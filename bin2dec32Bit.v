==> flow/design.v <==
`timescale 1ns / 1ps
module bin2dec64Bit(
    input [63:0] inputValue,
    input clk,
	 output reg [5:0] char14,
	 output reg [5:0] char13,
	 output reg [5:0] char12,
	 output reg [5:0] char11,
    output reg [5:0] char10,
    output reg [5:0] char9,
    output reg [5:0] char8,
    output reg [5:0] char7,
    output reg [5:0] char6,
    output reg [5:0] char5,
    output reg [5:0] char4,
    output reg [5:0] char3,
    output reg [5:0] char2,
    output reg [5:0] char1
    );
		reg[7:0]state = 0;
		reg [5:0] tempChar14;
		reg [5:0] tempChar13;
		reg [5:0] tempChar12;
		reg [5:0] tempChar11;
		reg [5:0] tempChar10;
		reg [5:0] tempChar9;
		reg [5:0] tempChar8;
		reg [5:0] tempChar7;
		reg [5:0] tempChar6;
		reg [5:0] tempChar5;
		reg [5:0] tempChar4;
		reg [5:0] tempChar3;
		reg [5:0] tempChar2;
		reg [5:0] tempChar1;
		reg [63:0] workingReg;
		always@(posedge clk)
		begin
			case(state)
				0:begin tempChar14 <= 0; tempChar13 <= 0; tempChar12 <= 0; tempChar11 <= 0; 
				tempChar10 <= 0; tempChar9 <= 0; tempChar8 <= 0; tempChar7 <= 0; tempChar6 <= 0; 
				tempChar5 <= 0; tempChar4 <= 0; tempChar3 <= 0; tempChar2 <= 0; tempChar1 <= 0; 
				workingReg <= inputValue;
				state<=1;
				end
				1:begin
					if(workingReg >= 10000000000000) begin tempChar14 <= tempChar14 + 1; workingReg <= workingReg - 10000000000000; end
					else begin state <= state+1; end
				end
				2:begin
					if(workingReg >= 1000000000000) begin tempChar13 <= tempChar13 + 1; workingReg <= workingReg - 1000000000000; end
					else begin state <= state+1; end
				end
				3:begin
					if(workingReg >= 100000000000) begin tempChar12 <= tempChar12 + 1; workingReg <= workingReg - 100000000000; end
					else begin state <= state+1; end
				end
				4:begin
					if(workingReg >= 10000000000) begin tempChar11 <= tempChar11 + 1; workingReg <= workingReg - 10000000000; end
					else begin state <= state+1; end
				end
				5:begin
					if(workingReg >= 1000000000) begin tempChar10 <= tempChar10 + 1; workingReg <= workingReg - 1000000000; end
					else begin state <= state+1; end
				end
				6:begin
					if(workingReg >= 100000000) begin tempChar9 <= tempChar9 + 1; workingReg <= workingReg - 100000000; end
					else begin state <= state+1; end
				end
				7:begin
					if(workingReg >= 10000000) begin tempChar8 <= tempChar8 + 1; workingReg <= workingReg - 10000000; end
					else begin state <= state+1; end
				end
				8:begin
					if(workingReg >= 1000000) begin tempChar7 <= tempChar7 + 1; workingReg <= workingReg - 1000000; end
					else begin state <= state+1; end
				end
				9:begin
					if(workingReg >= 100000) begin tempChar6 <= tempChar6 + 1; workingReg <= workingReg - 100000; end
					else begin state <= state+1; end
				end
				10:begin
					if(workingReg >= 10000) begin tempChar5 <= tempChar5 + 1; workingReg <= workingReg - 10000; end
					else begin state <= state+1; end
				end
				11:begin
					if(workingReg >= 1000) begin tempChar4 <= tempChar4 + 1; workingReg <= workingReg - 1000; end
					else begin state <= state+1; end
				end
				12:begin
					if(workingReg >= 100) begin tempChar3 <= tempChar3 + 1; workingReg <= workingReg - 100; end
					else begin state <= state+1; end
				end
				13:begin
					if(workingReg >= 10) begin tempChar2 <= tempChar2 + 1; workingReg <= workingReg - 10; end
					else begin state <= state+1; end
				end
				14:begin
					if(workingReg >= 1) begin tempChar1 <= tempChar1 + 1; workingReg <= workingReg - 1; end
					else begin state <= state+1; end
				end
				15:begin
					char1 <= tempChar1+6'd48;
					char2 <= tempChar2+6'd48;
					char3 <= tempChar3+6'd48;
					char4 <= tempChar4+6'd48;
					char5 <= tempChar5+6'd48;
					char6 <= tempChar6+6'd48;
					char7 <= tempChar7+6'd48;
					char8 <= tempChar8+6'd48;
					char9 <= tempChar9+6'd48;
					char10 <= tempChar10+6'd48;
					char11 <= tempChar11+6'd48;
					char12 <= tempChar12+6'd48;
					char13 <= tempChar13+6'd48;
					char14 <= tempChar14+6'd48;
					state<=0;
					end
			endcase
		end
endmodule
Tool chain data of bin2dec64Bit --
Tool output for the design above, in the order of the flow. Lines are those of the file above, counted from 1. Operators carry their Yosys type and port widths (W data, S select, Z words). Library cell names are shortened. A cell with - has no value.
Design: design top bin2dec64Bit, clock input clk, standard-cell library sky130hd, timing corner tt_025C_1v80

Word-level counts --
Yosys after proc, flatten, opt, wreduce and memory -nomap, before mapping. Memory bits, and registers merged into a memory's read port (data or address), are not among the register bits. Print and check cells are not counted. Equal cells are merged and count once.
Bit counts: bits in registers 240, output and inout port bits 84, bits of input ports 65, cells after elaboration 221
Cells by class: equality and inequality tests 43, add/sub/neg operators 43, mux-type cells 58, reductions and logical operators 33, magnitude comparators 14
Operators with widths (number):
- $pmux W64 S15 | 1
- $mux W64 | 14
- $pmux W6 S2 | 14
- $pmux W8 S16 | 1
- $mux W8 | 14
- $add A6 B1 Y6 const B | 14
- $add A6 B6 Y6 const B | 14
- $mux W6 | 14
- $sub A64 B1 Y64 const B | 1
- $ge A64 B1 Y1 const B | 1
- $sub A64 B10 Y64 const B | 1
- $ge A64 B10 Y1 const B | 1
- $sub A64 B14 Y64 const B | 1
- $ge A64 B14 Y1 const B | 1
- $sub A64 B17 Y64 const B | 1
- $ge A64 B17 Y1 const B | 1
- $sub A64 B20 Y64 const B | 1
- $ge A64 B20 Y1 const B | 1
- $sub A64 B24 Y64 const B | 1
- $ge A64 B24 Y1 const B | 1
- $sub A64 B27 Y64 const B | 1
- $ge A64 B27 Y1 const B | 1
- $sub A64 B30 Y64 const B | 1
- $ge A64 B30 Y1 const B | 1
- $sub A64 B34 Y64 const B | 1
- $ge A64 B34 Y1 const B | 1
- $sub A64 B37 Y64 const B | 1
- $ge A64 B37 Y1 const B | 1
Not listed: further kinds 20, cells in them 85.

Longest topological paths --
Depth = most cells in a row (Yosys ltp): at word level without a register or memory, in the mapped netlist without a sequential cell, where the memories' decode and read muxes count.
Logic depth: depth in word-level cells 3, ABC_AREA 0, gate-level depth with buffers 16, gate-level depth less buffers 11

Netlist --
Yosys stat after the flow's synthesis: flattened, memories mapped to cells. It holds for the ABC_AREA given above (unset counts as 0); a run with the other value may have another netlist. Totals and module areas in this step are rounded.
Synthesis totals: sequential part of the area 7207 um2, flip-flop cells 240, synthesis area 27430 um2, cell count 3707
Cells by type:
- edfxtp_1 | number 240, total area 7.21E+03 um2
- nor2_1 | number 399, total area 1.5E+03 um2
- a21oi_1 | number 273, total area 1366.31 um2
- nand2_1 | number 344, total area 1.29E+03 um2
- o21ai_0 | number 253, total area 1.27E+03 um2
- clkbuf_1 | number 280, total area 1.05E+03 um2
- nand3_1 | number 192, total area 960.922 um2
- ha_1 | number 76, total area 950.912 um2
- xnor2_1 | number 96, total area 840.806 um2
- nor3_1 | number 142, total area 710.682 um2
- nor4_1 | number 94, total area 588.064 um2
- a31oi_1 | number 81, total area 506.736 um2
- o211ai_1 | number 60, total area 450.432 um2
- nand4_1 | number 67, total area 419.152 um2
- or4_1 | number 55, total area 412.896 um2
- a211oi_1 | number 53, total area 397.882 um2
- o22ai_1 | number 63, total area 394.128 um2
- a221oi_1 | number 43, total area 376.611 um2
Not listed: further types 72, cells in them 896.

Timing after synthesis --
OpenSTA on the mapped netlist: ideal clock, no wires. The path of least setup slack (recovery checks aside). Input and output delay are each 20% of the period. Register names are those of the netlist, which keeps one name where synthesis merged equal registers.
Timing path post-synthesis: kind flip-flop to flip-flop, from register workingReg[11], to register workingReg[13], driving pins on the path 14, path delay 5884 ps, clock period 7050 ps, arrival time 5424 ps, setup slack 1166 ps, setup time 460 ps, synthesis period reached 5884 ps
"path delay" = arrival - input delay + setup time. "driving pins on the path" counts driving pins, that of a launching flip-flop among them; a cell with two outputs on the path counts twice. "synthesis period reached" = period - worst setup slack (recovery checks aside). The figure is calculated, with input and output delays left at 20% of the set period. Between the ends stands the longest chain of elaborated cells between them, by number of cells; it is not shown to be the way that was timed. Of several equally long chains one is given. Each line given opens the expression or statement behind the cell; cells for indexed reads and writes are added by Yosys, which also makes memories of some case tables. At most two assigning lines are given for a register; there are more. The path ends at the enable pin of a flip-flop; only ways to that pin are counted.
On the way, post-synthesis: path through edfxtp_1 -> clkbuf_1 -> inv_1 -> ha_1 -> clkbuf_1 -> nand2_1 -> o311ai_1 -> nor3_1 -> o311ai_1 -> o2111ai_1 -> or4_1 -> buf_2 -> o21bai_1 -> nor2_1, cells in the longest elaborated chain 3, elaborated cells on any way between the ends 29, classes of those cells compare (14); eq/ne (14); reduce/logical (1)
Ends and longest elaborated chain, post-synthesis:
- start, declared | line 35 | reg [63:0] workingReg;
- start, assigned | line 42 | workingReg <= inputValue;
- start, assigned | line 46 | if(workingReg >= 10000000000000) begin tempChar14 <= tempChar14 + 1; workingReg <= workingReg - 10000000000000 ...
- $ge A64 B40 Y1 | line 50 | if(workingReg >= 1000000000000) begin tempChar13 <= tempChar13 + 1; workingReg <= workingReg - 1000000000000; ...
- $ne A2 B2 Y1
- $reduce_and A15 Y1
- end, assigned | line 46
- end, assigned | line 50
- end, declared | line 35

Lab notebook: bin2dec64Bit

bin2dec64Bit through Yosys and OpenROAD on sky130hd: 2 stored runs, unordered, with their settings. The constraints put input and output delay at 20% of the set period each and load the outputs with 0.01 pF.
[job 1] settings: period_ns=6.49, CORE_UTILIZATION=69, SETUP_SLACK_MARGIN=1.64, PLACE_DENSITY_LB_ADDON=0.13, CELL_PAD_IN_SITES_DETAIL_PLACEMENT=1, GPL_ROUTABILITY_DRIVEN=0, CAP_MARGIN=0, SLEW_MARGIN=35, MIN_ROUTING_LAYER=met2, CORE_MARGIN=2
[job 1] result: did not finish, placement stopped with DPL-0033
[job 2] settings: period_ns=5.54, CORE_UTILIZATION=71, SETUP_SLACK_MARGIN=-0.15, CORE_ASPECT_RATIO=0.75, CELL_PAD_IN_SITES_GLOBAL_PLACEMENT=3, TNS_END_PERCENT=15, ABC_AREA=1, GPL_ROUTABILITY_DRIVEN=1, MIN_ROUTING_LAYER=met1, CAP_MARGIN=20, CORE_MARGIN=2, SLEW_MARGIN=20
[job 2] result: did not finish, placement stopped with GPL-0301
