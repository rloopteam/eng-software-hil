==> flow/design.v <==
`timescale 1ns / 1ps
module reflectSensors(
    input [63:0] position,
    input clk,
    output reg reflectF,
    output reg reflectM,
    output reg reflectR
    );
	reg [63:0] FIRST_STRIPE = 64'd15240000000;
	reg [63:0] ONE_HUNDRED_FEET = 64'd30480000000;
	reg [63:0] MIDDLE_SENSOR = 64'd914400000;
	reg [63:0] REAR_SENSOR = 64'd1828800000;
	reg [63:0] FOUR_INCHES = 64'd101600000;
	 reg [64:0] tempPosition = 0;
	 reg [7:0] divideState = 0;
	 reg [63:0] frontPos = 64'd0;
	 reg [63:0] middlePos = 64'd0;
	 reg [63:0] rearPos = 64'd0;
	always @(posedge clk)
	begin
		case(divideState)
			0: begin frontPos <= position; middlePos <= position - MIDDLE_SENSOR; rearPos <= position - REAR_SENSOR; divideState<=divideState+1; end
			1: begin
				if(frontPos >= ONE_HUNDRED_FEET)
					frontPos <= frontPos - ONE_HUNDRED_FEET;
				if(middlePos >= ONE_HUNDRED_FEET)
					middlePos <= middlePos - ONE_HUNDRED_FEET;
				if(rearPos >= ONE_HUNDRED_FEET)
					rearPos <= rearPos - ONE_HUNDRED_FEET;
				if(frontPos < ONE_HUNDRED_FEET && middlePos < ONE_HUNDRED_FEET && rearPos < ONE_HUNDRED_FEET)
					divideState <= divideState + 1;
				end
			2: begin
				if(frontPos < FOUR_INCHES)
					reflectF <= 1;
				else
					reflectF <= 0;
				if(middlePos < FOUR_INCHES)
					reflectM <= 1;
				else
					reflectM <= 0;
				if(rearPos < FOUR_INCHES)
					reflectR <= 1;
				else
					reflectR <= 0;
				divideState <= 0;
				end
		endcase
	end
endmodule
==> Reports on reflectSensors <==
What the tools print for reflectSensors, step after step.
Lines are those of the file above, counted from 1.
Operators: Yosys type, input widths -> output width; for muxes data width and select width s.
Cell names lack the library's common part.
{ "inputs": {"top_module": "reflectSensors", "clock": "clk", "cell_library": "sky130hd", "pvt_corner": "tt_025C_1v80"} }

==> Word level <==
Yosys after proc, flatten, opt, wreduce and memory -nomap, before mapping. Memory bits, and registers merged into a memory's read port (data or address), are not among the register bits. Print and check cells are not counted. Equal cells are merged and count once.
{ "bits": {"inputBits": 65, "elab_cells": 48, "ram_bits": 0, "mem_bits_ro": 0, "register_bits": 203, "output_inout_bits": 3, "latch_bits": 0, "clocked_rd_ports_x_width": 0, "n_memories": 0} }
{ "classes": {"addsub": 6, "muxes": 11, "reduce_and_logical": 9, "eq_ne": 6, "compare": 9, "mul": 0, "n_div": 0, "n_shift": 0, "logic": 0} }
{ "op_table": {"columns": ["op", "count"], "rows": [
  ["$pmux 64 s2", 3],
  ["$lt 64x27->1 const B", 3],
  ["$sub 64x35->64 const B", 3],
  ["$ge 64x35->1 const B", 3],
  ["$lt 64x35->1 const B", 3],
  ["$mux 64", 3],
  ["$sub 64x30->64 const B", 1],
  ["$sub 64x31->64 const B", 1],
  ["$pmux 8 s3", 1],
  ["$ne 2x2->1 const B", 4],
  ["$reduce_and 2->1", 4],
  ["$add 8x1->8 const B", 1],
  ["$eq 8x1->1 const B", 1],
  ["$eq 8x2->1 const B", 1],
  ["$logic_not 8->1", 1],
  ["$mux 8", 1],
  ["$reduce_bool 3->1", 1],
  ["$mux 1", 3],
  ["$logic_and 1x1->1", 2],
  ["$reduce_bool 2->1", 1]
]} }

==> Logic depth <==
Yosys ltp: most cells in a row. Word level: on the elaborated netlist, between registers, memories and ports. Mapped: between sequential cells and ports; inverters and the memories' decode and read muxes count.
{ "logic_depth": {"ltp_word": 5, "ABC_AREA": 1, "mapped_depth": 14, "mapped_depth_nobuf": 14} }

==> Netlist <==
The flow's flattened synthesis, as Yosys stat reports it; memories are mapped. The netlist is that of the ABC_AREA named above (0 if unset); the other value can give another one.
{ "types": {"columns": ["cell", "count", "area_total_um2"], "rows": [
  ["edfxtp_1", 186, 5.59E+03],
  ["nand2_1", 922, 3.46E+03],
  ["nand3_1", 431, 2.16E+03],
  ["nor2_1", 472, 1.77E+03],
  ["inv_1", 435, 1.63E+03],
  ["nand4_1", 83, 519.248],
  ["o21ai_0", 95, 475.456],
  ["a21oi_1", 76, 380.365],
  ["xor2_1", 34, 297.786],
  ["nor3_1", 59, 295.283],
  ["ha_1", 19, 237.728],
  ["buf_2", 28, 140.134],
  ["nor2_2", 22, 137.632],
  ["nand2_2", 21, 131.376],
  ["nor2_4", 8, 90.086],
  ["o21ai_2", 10, 87.584],
  ["xnor2_1", 9, 78.826],
  ["nand3b_1", 9, 67.565]
]} }
Other cell types: 30; their cells: 129.
{ "mapped": {"cell_count": 3048, "synth_area_um2": 18423.9, "n_buf": 47, "seqArea_um2": 5585.4, "ffs": 186} }

==> Timing after synthesis <==
Source: OpenSTA report_checks on the synthesized netlist (no wires, ideal clock, input and output delay 20% of the period each), path of least setup slack; recovery checks are left aside. Register names are those of the netlist, which keeps one name where synthesis merged equal registers.
{ "synth_path": {"kind": "input to register", "start": "input port position[23]", "end": "register rearPos[62]", "setup_time_ns": 0.253, "arrival_ns": 4.002, "delay_ns": 1.315, "launch_ns": 2.940, "tclk_ns": 14.7, "required_time_ns": 14.447, "driving_pins": 12, "path_slack_ns": 10.445, "in_delay_ns": 2.940, "path_buffers": 1, "synth_period_reached_ns": 4.255} }
"delay_ns" is the arrival time less input delay plus setup time.
"driving_pins": output pins that drive a net of the path, with the launching flip-flop's if there is one; two outputs of one cell count as two.
"synth_period_reached_ns" is the clock period less the worst setup slack; recovery checks do not enter. This is arithmetic on one report: input and output delays are still those of the set period (20% each).
The rows between start and end are the longest chain of elaborated cells between them; the timing report does not say that the signal goes this way. Where chains are equally long, one stands for them.
Each line given opens the expression or statement behind the cell; cells for indexed reads and writes are added by Yosys, which also makes memories of some case tables.
{ "synth_between": {"cell_sequence": "buf_4 inv_4 nand2_2 nor2_4 nand2_1 or2_1 nand3_1 nand2_1 nand2_1 nand2_1 nand2_1 nand2_1", "elab_chain_len": 2, "cone_cells": 2, "cone_lines": 2, "classes_between": "add/sub: 1; mux: 1"} }
{ "synth_lines": {"columns": ["element", "line", "rtl"], "rows": [
  ["start: declaration", 3, "input [63:0] position,"],
  ["$sub 64x31->64", 22, "0: begin frontPos <= position; middlePos <= position - MIDDLE_SENSOR; rearPos <= position - REAR_SENSOR; divid ..."],
  ["$pmux 64 s2", 21, "case(divideState)"],
  ["end: assignment", 22, null],
  ["end: assignment", 29, "rearPos <= rearPos - ONE_HUNDRED_FEET;"],
  ["end: declaration", 18, "reg [63:0] rearPos = 64'd0;"]
]} }

==> Path in the finished layout <==
Path of least setup slack in the final report of run 1 (OpenROAD, finished layout, wires in). Where an end is a register, its clock arrival counts in the times.
{ "layout_path": {"kind": "input to register", "start": "input port position[23]", "end": "register middlePos[58]", "path_buffers": 1, "required_time_ns": 11.60, "path_slack_ns": 6.60, "arrival_ns": 5.00, "setup_time_ns": 0.25, "driving_pins": 12, "in_delay_ns": 2.28, "launch_ns": 2.28, "tclk_ns": 11.4} }
The rows between start and end are the longest chain of elaborated cells between them; the timing report does not say that the signal goes this way. Where chains are equally long, one stands for them.
{ "layout_between": {"cell_sequence": "clkdlybuf4s50_1 inv_4 nor2_1 nand2_1 nor2_1 nand3_1 nand3_1 nand2_1 nand2_1 nand2_1 nand3_1 nand2_1", "elab_chain_len": 2, "cone_cells": 2, "cone_lines": 2, "classes_between": "add/sub: 1; mux: 1"} }
{ "layout_lines": {"columns": ["element", "line", "rtl"], "rows": [
  ["start: declaration", 3, "input [63:0] position,"],
  ["$sub 64x30->64", 22, "0: begin frontPos <= position; middlePos <= position - MIDDLE_SENSOR; rearPos <= position - REAR_SENSOR; divid ..."],
  ["$pmux 64 s2", 21, "case(divideState)"],
  ["end: assignment", 22, null],
  ["end: assignment", 27, "middlePos <= middlePos - ONE_HUNDRED_FEET;"],
  ["end: declaration", 17, "reg [63:0] middlePos = 64'd0;"]
]} }

Wiki page: reflectSensors / flow data

Design reflectSensors on sky130hd. What follows are 2 stored runs of the flow, each under its own settings; their order means nothing. The constraints put input and output delay at 20% of the set period each and load the outputs with 0.01 pF.
"achieved_clock_period_ns" is the run's clock period less its worst setup slack. It is reckoned from that one timing run; input and output delays stay at 20% of the period that was set.
"worst_setup_path_time_ns": the worst setup path's part of the clock period (all of it between registers, 20% less for each end at a port) less its slack. A launch clock that arrives late makes it longer, a capture clock that arrives late makes it shorter.
"power_uw" rests on the timing tool's default activity at the inputs, not on a simulated workload.
[
  {
    "run": "run 1",
    "settings": { "period_ns": 11.4, "CORE_UTILIZATION": 65, "SETUP_SLACK_MARGIN": 3.29, "PLACE_DENSITY_LB_ADDON": 0.02, "CORE_MARGIN": 4, "ABC_AREA": 1, "GPL_ROUTABILITY_DRIVEN": 0, "CTS_CLUSTER_SIZE": 72, "SLEW_MARGIN": 10, "CAP_MARGIN": 20 },
    "results": { "worst_setup_path_time_ns": 2.52, "path_kind": "input to register", "final_die_area_um2": 31102.8, "power_uw": 1577, "cell_area_final_um2": 19999.2, "layout_utilization_pct": 71.8, "setup_worst_slack_ns": 6.605, "achieved_clock_period_ns": 4.795, "ys_area_um2": 18423.9, "final_hold_ws_ns": 0.643, "total_negative_slack_ns": 0.000 }
  },
  {
    "run": "run 2",
    "settings": { "period_ns": 11.0, "CORE_UTILIZATION": 37, "PLACE_DENSITY": 0.82, "CELL_PAD_IN_SITES_DETAIL_PLACEMENT": 1, "CTS_CLUSTER_SIZE": 77, "CTS_CLUSTER_DIAMETER": 171, "MAX_ROUTING_LAYER": "met5", "CAP_MARGIN": 20, "CORE_MARGIN": 2, "SLEW_MARGIN": 20 },
    "results": { "worst_setup_path_time_ns": 3.40, "path_kind": "input to register", "final_die_area_um2": 38690.9, "power_uw": 1587, "cell_area_final_um2": 15366.0, "layout_utilization_pct": 42.0, "setup_worst_slack_ns": 5.405, "achieved_clock_period_ns": 5.595, "ys_area_um2": 13739.4, "final_hold_ws_ns": 0.601, "total_negative_slack_ns": 0.000 }
  }
]
