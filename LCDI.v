==> flow/design.v <==
`timescale 1ns / 1ps
module LCDI(clk, DIN,W,WADD, dataout, control);
         input clk;
         input [7:0] DIN;
         output [3:0] dataout;
         output [2:0] control;
	 input [4:0] WADD;
	 input W;
	 reg [2:0] sel;
	 reg [25:0] delay;  
	 reg [5:0] state;
	 reg [3:0] dataout;
	 reg [2:0] control;  
	 reg [7:0] DR;
	 reg [4:0] add;
	 reg [7:0] datain;
	 reg R;
	 initial state=0;
	 reg [7:0]LCDRAM[0:31];
	always@(posedge clk)
		if(W)LCDRAM[WADD]<= DIN;
	always@(R,add)
		if(R)datain=LCDRAM[add];
		else datain=0;
	 always @ (posedge clk)
	 begin
	 case(state)
	 0:begin delay <= 750_000; state<= 1;control[2:1] <= 0; control[0] <= 0;   end  
	 1:begin 
	   if(delay==0)begin state <= 2; delay<=12; dataout<= 4'h3; control<=3'h4; end
		else delay <= delay -1; 
		end
	 2:begin if(delay==0)begin delay <= 205_000; state<= 3;control <= 0; end
	   else delay <= delay -1 ; 
		end
	 3:begin 
	   if(delay==0)begin state <= 4; delay<=12; dataout<= 4'h3; control<=3'h4; end
		else delay <= delay -1; 
		end
	 4:begin if(delay==0)begin delay <= 5_000; state<= 5;control <= 0; end
	   else delay <= delay -1 ; 
		end
	 5:begin 
	   if(delay==0)begin state <= 6; delay<=12; dataout<= 4'h3; control<=3'h4; end
		else delay <= delay -1; 
		end
	 6:begin if(delay==0)begin delay <= 2_000; state<= 7;control <= 0; end
	   else delay <= delay -1 ; 
		end
	 7:begin 
	   if(delay==0)begin state <= 8; delay<=12; dataout<= 4'h2; control<=3'h4; end
		else delay <= delay -1; 
		end
	 8:begin if(delay==0)begin delay <= 2_000; state<= 9;control <= 0; end   
	   else delay <= delay -1 ; 
		end
	 9:begin 
	   if(delay==0)begin state <= 10;sel <= 4; end
		else delay <= delay -1; 
		end
	10:begin  
	   case(sel)
			 0: begin state <= 20; delay <= 82_000; end
			 1: begin state <= 11; DR <= 8'h01; end
			 2: begin state <= 11; DR <= 8'h0C; end
			 3: begin state <= 11; DR <= 8'h06; end
			 4: begin state <= 11; DR <= 8'h28; end 		 
	 default: state <= 0 ;
		endcase end
	11:begin state <= 12; control <= 0; dataout <= DR[7:4]; delay <= 2; sel <= sel -1; end
	12:begin if(delay==0)begin delay <= 12; state<= 13; control<=3'h4; end
	         else delay <= delay -1 ;end
	13:begin if(delay==0)begin delay <= 2; state<= 14; control<=0; end
	         else delay <= delay -1 ; end
	14:begin if(delay==0)begin delay <= 50 ; state<= 15; end
	         else delay <= delay -1 ; end
	15:begin if(delay==0)begin state <= 16; control <= 0; dataout <=DR[3:0]; delay <= 2;end
	         else delay <= delay -1 ; end
	16:begin if(delay==0)begin delay <= 12; state<= 17; control<=3'h4; end
	         else delay <= delay -1 ; end
	17:begin if(delay==0)begin delay <= 2; state<= 18; control<=0; end
	         else delay <= delay -1 ; end
	18:begin if(delay==0)begin delay <= 2_000 ; state<= 19; end
	         else delay <= delay -1 ; end
	19:begin if(delay==0)begin state<= 10; end
	         else delay <= delay -1 ; end
	20:begin if(delay==0)begin state<= 21; end
	   else delay <= delay -1 ; 
		end
	21:begin state <= 22;add <= 0;R <=1; end
	22:begin state <= 23; if(add==0)DR <=8'h80;else DR<=8'hC0;  end 
	23:begin state <= 24; control <= 0; dataout <= DR[7:4]; delay <= 2;end
	24:begin if(delay==0)begin delay <= 12; state<= 25; control<=3'h4; end
	         else delay <= delay -1 ;end
	25:begin if(delay==0)begin delay <= 2; state<= 26; control<=0; end
	         else delay <= delay -1 ; end
	26:begin if(delay==0)begin delay <= 50 ; state<= 27; end
	         else delay <= delay -1 ; end
	27:begin if(delay==0)begin state <= 28; control <= 0; dataout <=DR[3:0]; delay <= 2;end
	         else delay <= delay -1 ; end
	28:begin if(delay==0)begin delay <= 12; state<= 29; control<=3'h4; end
	         else delay <= delay -1 ; end
	29:begin if(delay==0)begin delay <= 2; state<= 30; control<=0; end
	         else delay <= delay -1 ; end
	30:begin if(delay==0)begin delay <= 2_000 ; state<= 31; end
	         else delay <= delay -1 ; end
	31:begin if(delay==0)begin state<= 32; end
	         else delay <= delay -1 ; end
	32:begin state <= 33; DR <= datain; add<= add+1; end
	33:begin state <= 34; control <= 3'b010; dataout <= DR[7:4]; delay <= 2; if(add==32)add<=0;end
	34:begin if(delay==0)begin delay <= 12; state<= 35; control<=3'b110; end
	         else delay <= delay -1 ;end
	35:begin if(delay==0)begin delay <= 2; state<= 36; control<=3'b010; end
	         else delay <= delay -1 ; end
	36:begin if(delay==0)begin delay <= 50 ; state<= 37;control<=0; end
	         else delay <= delay -1 ; end
	37:begin if(delay==0)begin state <= 38; control <= 3'b010; dataout <=DR[3:0]; delay <= 2;end
	         else delay <= delay -1 ; end
	38:begin if(delay==0)begin delay <= 12; state<= 39; control<=3'b110; end
	         else delay <= delay -1 ; end
	39:begin if(delay==0)begin delay <= 2; state<= 40; control<=3'b010; end
	         else delay <= delay -1 ; end
	40:begin if(delay==0)begin delay <= 2_000 ; state<= 41;control<=0; end
	         else delay <= delay -1 ; end
	41:begin if(delay==0)begin if(add==0 | add==16)state<= 42;else state<= 32;  end
	         else delay <= delay -1 ; end
	42:begin if(add==0)begin state <= 43; delay <= 1_000_000;end else state<=22; end
        43:begin if(delay==0)begin state<= 22; end
	         else delay <= delay -1 ; end	
	default: state <= 0;
	endcase
	 end
endmodule
From RTL to reports: LCDI. What the tools print for LCDI, step after step. Lines are those of the file above, counted from 1. Operators: Yosys type, input widths -> output width; for muxes data width and select width s. Cell names lack the library's common part. The mark -- stands for no value.

Top: LCDI. Clock port: clk. Cell library: sky130hd. Timing corner: tt_025C_1v80.

After elaboration. Source: Yosys, flattened and elaborated, memories not mapped. Widths are those after wreduce. Print and check cells do not count. Equal cells are merged and count once. Yosys's memory passes give these memory sizes; they may raise the number of words (mostly to a power of two), join words into wider ones and drop unused or constant bits.

The entry for register bits after elaboration reads 55. For memory bits (writable) the number is 256. The figure for word width x clocked read ports is 8. Memories: 1. The figure for input port bits is 15. The entry for output and inout bits reads 7. Under elaborated cells stands 211.

Memory list: LCDRAM (words 32, bits a word 8, read ports 1, wr ports 1, RTL line 19) `reg [7:0]LCDRAM[0:31];`.

Under $add $sub $neg stands 3. The figure for eq/ne operators is 94. Under mux-type cells stands 69. The figure for bitwise logic cells is 1. For reductions and logical operators the number is 35.

Operator list (number): $pmux 26 s11 (1); $pmux 6 s43 (1); $mux 26 (9); $mux 6 (35); $eq 6x5->1 const B (16); $ne 2x2->1 const B (37); $eq 6x6->1 const B (12); $eq 6x4->1 const B (8); $reduce_bool 39->1 (1); $reduce_and 34->1 (1); $pmux 8 s4 (1); $reduce_bool 27->1 (1); $sub 26x1->26 const B (1); $logic_not 26->1 (1); $reduce_bool 26->1 (1); $reduce_or 25->1 (1); $eq 6x3->1 const B (4); $pmux 8 s3 (1); $pmux 5 s2 (2); $reduce_or 3->1 (6); $ne 2x1->1 const B (8); $pmux 4 s4 (1); $mux 4 (4); $reduce_or 12->1 (1); $eq 6x2->1 const B (2); $pmux 2 s6 (1); $reduce_or 10->1 (1); $mux 5 (2).

Not listed: further kinds 31, cells in them 42.

Logic depth. Longest topological path by Yosys (ltp), each cell counted once; first at word level (registers and memories cut), then after technology mapping (sequential cells cut; the memories' decode and read muxes count).

Under depth after elaboration stands 5. Under ABC_AREA stands 0. The figure for gate-level depth with buffers is 10. For gate-level depth less buffers the number is 8.

Mapped cells and area. Source: synth_stat.txt of the flow (Yosys; design flattened, memories mapped). It holds for the ABC_AREA given above (unset counts as 0); a run with the other value may have another netlist.

Cell types: edfxtp_1 (number 310, area in all 9.31E+03 um^2); mux4_2 (number 70, area in all 1.58E+03 um^2); nor2_1 (number 94, area in all 352.838 um^2); a21oi_1 (number 38, area in all 190.182 um^2); nand3_1 (number 32, area in all 160.154 um^2); o21ai_0 (number 32, area in all 160.154 um^2); nand2_1 (number 40, area in all 150.144 um^2); xor2_1 (number 17, area in all 148.893 um^2); mux2i_1 (number 14, area in all 140.134 um^2); clkbuf_1 (number 37, area in all 138.883 um^2); ha_1 (number 11, area in all 137.632 um^2); o211ai_1 (number 14, area in all 105.101 um^2); dfxtp_1 (number 5, area in all 100.096 um^2); nand2b_1 (number 15, area in all 93.84 um^2); xnor2_1 (number 9, area in all 78.826 um^2); nand3b_1 (number 10, area in all 75.072 um^2); nor3_1 (number 14, area in all 70.067 um^2); mux2_2 (number 6, area in all 67.565 um^2).

Other cell types: 55; their cells: 174.

The entry for standard cells after synthesis reads 942. Under cell area after synthesis stands 14262.4 um^2. For sequential area the number is 9409.0 um^2. Under flip-flops stands 315. The figure for buffers is 58.

Path before layout. Source: OpenSTA report_checks on the synthesized netlist (no wires, ideal clock, input and output delay 20% of the period each), path of least setup slack; recovery checks are left aside. Register names are those of the netlist, which keeps one name where synthesis merged equal registers.

Kind: reg2reg. Start point: register state[1]. End point: register delay[0]. Under period stands 3.75 ns. Under setup time stands 0.442 ns. The entry for launch time at the first pin reads 0.000 ns. The figure for arrival time is 3.266 ns. The entry for required time reads 3.308 ns. The entry for slack reads 0.042 ns. The entry for delay of the path reads 3.708 ns. Under driving pins on the path stands 8. Buffers on the path: 3. The figure for synthesis period reached is 3.708 ns.

"delay of the path" = arrival - input delay + setup time. "driving pins on the path" counts driving pins, that of a launching flip-flop among them; a cell with two outputs on the path counts twice. "synthesis period reached" = period - worst setup slack (recovery checks aside). The figure is calculated, with input and output delays left at 20% of the set period. The rows between start and end are the longest chain of elaborated cells between them; the timing report does not say that the signal goes this way. Where chains are equally long, one stands for them. Each line given opens the expression or statement behind the cell; cells for indexed reads and writes are added by Yosys, which also makes memories of some case tables. At most two assigning lines are given for a register; there are more. The path ends at the enable pin of a flip-flop; only ways to that pin are counted.

Cell sequence: edfxtp_1 > clkbuf_1 > clkbuf_1 > buf_1 > o21ai_0 > a21oi_1 > nor2_1 > nor3_1. The entry for length of the longest elaborated chain reads 4. The figure for elaborated cells between the ends (all ways) is 48. The figure for source lines of those cells is 1. Classes of those cells: eq/ne (43); reduce/logical (5).

RTL lines, path after synthesis: start, declared (RTL line 11) `reg [5:0] state;`; start, assigned (RTL line 28) `0:begin delay <= 750_000; state<= 1;control[2:1] <= 0; control[0] <= 0; end`; start, assigned (RTL line 30) `if(delay==0)begin state <= 2; delay<=12; dataout<= 4'h3; control<=3'h4; end`; $eq 6x6->1 (RTL line 27) `case(state)`; $reduce_or 6->1; $ne 2x2->1; $reduce_and 4->1; end, assigned (RTL line 31) `else delay <= delay -1;`; end, assigned (RTL line 34) `else delay <= delay -1 ;`; end, declared (RTL line 10) `reg [25:0] delay;`.

Timing after layout. Path of least setup slack in the final report of run 1 (OpenROAD, finished layout, wires in). Where an end is a register, its clock arrival counts in the times.

Kind: reg2reg. Start point: register delay[16]. End point: register delay[17]. Under period stands 3.63 ns. Under setup time stands 0.28 ns. The entry for launch time at the first pin reads 0.58 ns. The figure for arrival time is 3.21 ns. The entry for required time reads 3.93 ns. The entry for slack reads 0.72 ns. Under driving pins on the path stands 7. Buffers on the path: 0.

The rows between start and end are the longest chain of elaborated cells between them; the timing report does not say that the signal goes this way. Where chains are equally long, one stands for them. At most two assigning lines are given for a register; there are more. The path ends at the data pin of a flip-flop with enable; ways to the enable are not counted.

Cell sequence: edfxtp_1 > or4_4 > or3_4 > nor4_4 > nand2_2 > o21ai_1 > o211ai_1. The entry for length of the longest elaborated chain reads 3. The figure for elaborated cells between the ends (all ways) is 10. Classes of those cells: add/sub (1); mux (8); reduce/logical (1).

RTL lines, path post-layout: start, declared (RTL line 10) `reg [25:0] delay;`; start, assigned (RTL line 31) `else delay <= delay -1;`; start, assigned (RTL line 34) `else delay <= delay -1 ;`; $sub 26x1->26 (RTL line 59) `else delay <= delay -1;`; $mux 26 (RTL line 58) `if(delay==0)begin state <= 10;sel <= 4; end`; $pmux 26 s11 (RTL line 27) `case(state)`; end, assigned (RTL line 31); end, assigned (RTL line 34); end, declared (RTL line 10).

Subject: flow runs of LCDI

Hi,

Top module LCDI; platform sky130hd; tools Yosys and OpenROAD; 2 stored runs in no particular order. Input and output delays are each 20% of the period that was set; the output load is 0.01 pF. "clock period achieved" = clock period - worst setup slack. The figure is calculated, with input and output delays left at 20% of the set period. "time used up by the worst setup path" = time allowed to the worst setup path (clock period - input delay - output delay, where it has them) - its slack; a late launch clock adds to it, a late capture clock takes from it. By "total power of the final layout" is meant OpenSTA's value without simulated activity: inputs other than the clock are taken to toggle once in ten clock periods, and the tool carries that through the logic.

Run 1 has these settings: period_ns 3.63; CORE_UTILIZATION 32; SETUP_SLACK_MARGIN -0.08; PLACE_DENSITY 0.86; CELL_PAD_IN_SITES_GLOBAL_PLACEMENT 3; ABC_AREA 0; CTS_CLUSTER_DIAMETER 88; SLEW_MARGIN 35; MAX_ROUTING_LAYER met5; CAP_MARGIN 20; CORE_MARGIN 2. The measured clock period achieved is 2.912 ns. The worst hold slack is 0.547 ns. For the area of the standard cells in the finished layout the run shows 16225.6 um^2. The area of the die reads 46274.5 um^2. The measured total power of the final layout is 7.031 mW. The final design utilization reads 36.8%. For the total negative slack the run shows 0.000 ns. The setup slack of the worst path is 0.718 ns. For the time used up by the worst setup path the run shows 2.91 ns. Worst setup path type: reg2reg. The post-synthesis cell area is 14262.4 um^2.

Run 2 has these settings: period_ns 3.07; CORE_UTILIZATION 37; SETUP_SLACK_MARGIN -0.02; PLACE_DENSITY 0.56; CELL_PAD_IN_SITES_DETAIL_PLACEMENT 0; ABC_AREA 0; GPL_TIMING_DRIVEN 0; GPL_ROUTABILITY_DRIVEN 1; CTS_CLUSTER_SIZE 66; CAP_MARGIN 20; CORE_MARGIN 2; SLEW_MARGIN 20. The measured clock period achieved is 3.041 ns. The worst hold slack is 0.535 ns. For the area of the standard cells in the finished layout the run shows 16271.9 um^2. The area of the die reads 40134.1 um^2. The measured total power of the final layout is 8.963 mW. The final design utilization reads 43.0%. For the total negative slack the run shows 0.000 ns. The setup slack of the worst path is 0.029 ns. For the time used up by the worst setup path the run shows 3.04 ns. Worst setup path type: reg2reg. The post-synthesis cell area is 14262.4 um^2.

Regards
